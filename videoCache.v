==> flow/design.v <==
module videoCache(input [15:0]cAddress,input [7:0]cData,output [14:0]vAddress,output [7:0]vData, input wEnable,input clk);
	wire[15:0] iAddress;
	wire[7:0] iData;
	wire writeEnable;
	reg[14:0] oAddress;
	reg[7:0] oData;
	reg[15:0] sAddress;
	reg[7:0] sData;
	always @ (posedge clk)
	begin
		if(iAddress>=16'h8000&& iAddress<=16'hF530)
		begin
			sAddress <= iAddress;
			sData <= iData;
		end
		if(writeEnable==1'b01)
		begin
			oAddress <= sAddress-16'h8000;
			oData <= sData;
		end else
		begin
		end
	end
	assign iAddress=cAddress;
	assign iData=cData;
	assign vAddress= wEnable ? oAddress : {15'bz};
	assign vData= wEnable ? oData : {7'bz};
	assign writeEnable = wEnable;
endmodule
Tool chain data of videoCache --
The steps from the RTL of videoCache to its reports follow in flow order. Line numbers count from 1 in the design file above. Operators carry their Yosys type and port widths (W data, S select, Z words). Not given: n/a
Design: top module videoCache, clock clk, cell library sky130hd, timing corner tt_025C_1v80

Elaborated design --
Counts by Yosys on the flattened word-level netlist (proc, flatten, opt, wreduce; memories kept). Register bits leave out memories and registers merged into their read ports (data or address); mux counts leave out enables and synchronous resets folded into registers. Print and check cells are left out. Cells with the same type and inputs are merged into one.
Cells by class: add/sub/neg operators 1, multipliers 0, divide/modulo/power cells 0, $lt $le $gt $ge 2, eq/ne operators 0, shift-type cells 0, mux-type cells 2, bitwise logic cells 0, reductions and logical operators 1
Operators with widths (number):
- $ge A16 B16 Y1 const B | 1
- $le A16 B16 Y1 const B | 1
- $sub A15 B1 Y15 const B | 1
- $mux W15 | 1
- $mux W8 | 1
- $logic_and A1 B1 Y1 | 1
Bit counts: register bits after elaboration 46, latch bits 0, RAM bits 0, memory bits (read-only) 0, word width x clocked read ports 0, memories kept 0, input bits 26, output and inout bits 23, word-level cells 10

Depth --
Yosys ltp: most cells in a row. Word level: on the elaborated netlist, between registers, memories and ports. Mapped: between sequential cells and ports; inverters and the memories' decode and read muxes count.
Depth: depth after elaboration 2, ABC_AREA 0, gate-level depth with buffers 3, mapped depth without buffers 3

Netlist --
Source: synth_stat.txt of the flow (Yosys; design flattened, memories mapped). It holds for the ABC_AREA given above (unset counts as 0); a run with the other value may have another netlist. Totals and module areas in this step are rounded.
Cell types (number):
- sky130_fd_sc_hd__edfxtp_1 | 46
- sky130_fd_sc_hd__and2_1 | 8
- sky130_fd_sc_hd__nor4_2 | 1
- sky130_fd_sc_hd__nand2_1 | 3
- sky130_fd_sc_hd__nand4bb_1 | 1
- sky130_fd_sc_hd__nand3_1 | 2
- sky130_fd_sc_hd__o2111ai_1 | 1
- sky130_fd_sc_hd__o311ai_1 | 1
- sky130_fd_sc_hd__a211oi_1 | 1
- sky130_fd_sc_hd__inv_1 | 1
- sky130_fd_sc_hd__nor2_1 | 1
Mapped netlist: standard cells after synthesis 66, mapped area 1500 µm², sequential part of the area 1400 µm², flip-flops 46

Worst setup path after synthesis --
OpenSTA on the mapped netlist: ideal clock, no wires. The path of least setup slack (recovery checks aside). Input and output delay are each 20% of the period. Register names are those of the netlist, which keeps one name where synthesis merged equal registers.
Timing after synthesis: path type input port to flip-flop, from input port cAddress[1], to register sAddress[0], period 5760 ps, time at the first pin 1152 ps, arrival 3321 ps, data required time 5320 ps, slack 1999 ps, delay of the path 2609 ps, driving pins on the path 3, synthesis period reached 3761 ps
"delay of the path" is the arrival time less input delay plus setup time. "driving pins on the path": output pins that drive a net of the path, with the launching flip-flop's if there is one; two outputs of one cell count as two. "synthesis period reached" is the clock period less the worst setup slack; recovery checks do not enter. This is arithmetic on one report: input and output delays are still those of the set period (20% each). Between the ends stands the longest chain of elaborated cells between them, by number of cells; it is not shown to be the way that was timed. Of several equally long chains one is given. Each line given opens the expression or statement behind the cell; cells for indexed reads and writes are added by Yosys, which also makes memories of some case tables.
Between the ends, after synthesis: cells stage by stage sky130_fd_sc_hd__nor4_2 -> sky130_fd_sc_hd__nand3_1 -> sky130_fd_sc_hd__o311ai_1, cells in the longest elaborated chain 2, elaborated cells on any way between the ends 3, source lines of those cells 1
Ends and longest elaborated chain, after synthesis:
- start: declaration | line 1 | module videoCache(input [15:0]cAddress,input [7:0]cData,output [14:0]vAddress,output [7:0]vData, input wEnable ...
- $ge A16 B16 Y1 | line 11 | if(iAddress>=16'h8000&& iAddress<=16'hF530)
- $logic_and A1 B1 Y1 | line 11
- end: assignment | line 13 | sAddress <= iAddress;

Path in the finished layout --
Path of least setup slack in the final report of run 1 (OpenROAD, finished layout, wires in). Where an end is a register, its clock arrival counts in the times. The report prints the path's times to 10 ps; the period is as set.
Timing post-layout: path type input port to output port, from input port wEnable, to output port vData[5], period 3100 ps, external output delay 620 ps, time at the first pin 620 ps, arrival 1980 ps, data required time 2480 ps, slack 500 ps, driving pins on the path 3
Between the ends stands the longest chain of elaborated cells between them, by number of cells; it is not shown to be the way that was timed. Of several equally long chains one is given.
Between the ends, post-layout: cells stage by stage sky130_fd_sc_hd__clkdlybuf4s50_1 -> sky130_fd_sc_hd__and2_1 -> sky130_fd_sc_hd__clkdlybuf4s50_1, cells in the longest elaborated chain 1, elaborated cells on any way between the ends 1, source lines of those cells 1
Ends and longest elaborated chain, post-layout:
- start: declaration | line 1 | module videoCache(input [15:0]cAddress,input [7:0]cData,output [14:0]vAddress,output [7:0]vData, input wEnable ...
- $mux W8 | line 27 | assign vData= wEnable ? oData : {7'bz};
- end: declaration | line 1

Subject: videoCache on sky130hd, stored results

Hello all,

Flow measurements of videoCache on sky130hd: 2 stored runs with different settings, listed in no order. Input and output delays are each 20% of the period that was set; the output load is 0.01 pF.
"achieved period" is the run's clock period less its worst setup slack. It is reckoned from that one timing run; input and output delays stay at 20% of the period that was set.
"worst setup path time" means the part of the period allowed to the worst setup path (the constraints hold back 20% at inputs and 20% at outputs) less its slack; where the path has registers, the arrival times of their clocks count too.
"power" rests on the timing tool's default activity at the inputs, not on a simulated workload.
"worst setup path time" is given in steps of 10 ps.
Values from the reports are rounded here.

* Run 1 | settings: period_ns 3.1; CORE_UTILIZATION 47; PLACE_DENSITY_LB_ADDON 0.29; CORE_MARGIN 10; GPL_TIMING_DRIVEN 1; CTS_CLUSTER_SIZE 75; CTS_CLUSTER_DIAMETER 217; CAP_MARGIN 20; SLEW_MARGIN 20 | results: standard-cell area after layout 2200 µm²; power 1.2 mW; final utilization 0.71; worst setup slack after layout 500 ps; final worst hold slack 430 ps; mapped cell area after synthesis 1500 µm²; setup TNS 0 ps; achieved period 2605 ps; worst setup path time 1360 ps; worst path kind input port to output port; die area 5900 µm²
* Run 2 | settings: period_ns 3.06; CAP_MARGIN 20; CORE_MARGIN 2; CORE_UTILIZATION 40; SLEW_MARGIN 20 | results: standard-cell area after layout 2200 µm²; power 1.2 mW; final utilization 0.6; worst setup slack after layout 430 ps; final worst hold slack 420 ps; mapped cell area after synthesis 1500 µm²; setup TNS 0 ps; achieved period 2633 ps; worst setup path time 1410 ps; worst path kind input port to output port; die area 4300 µm²

Thanks
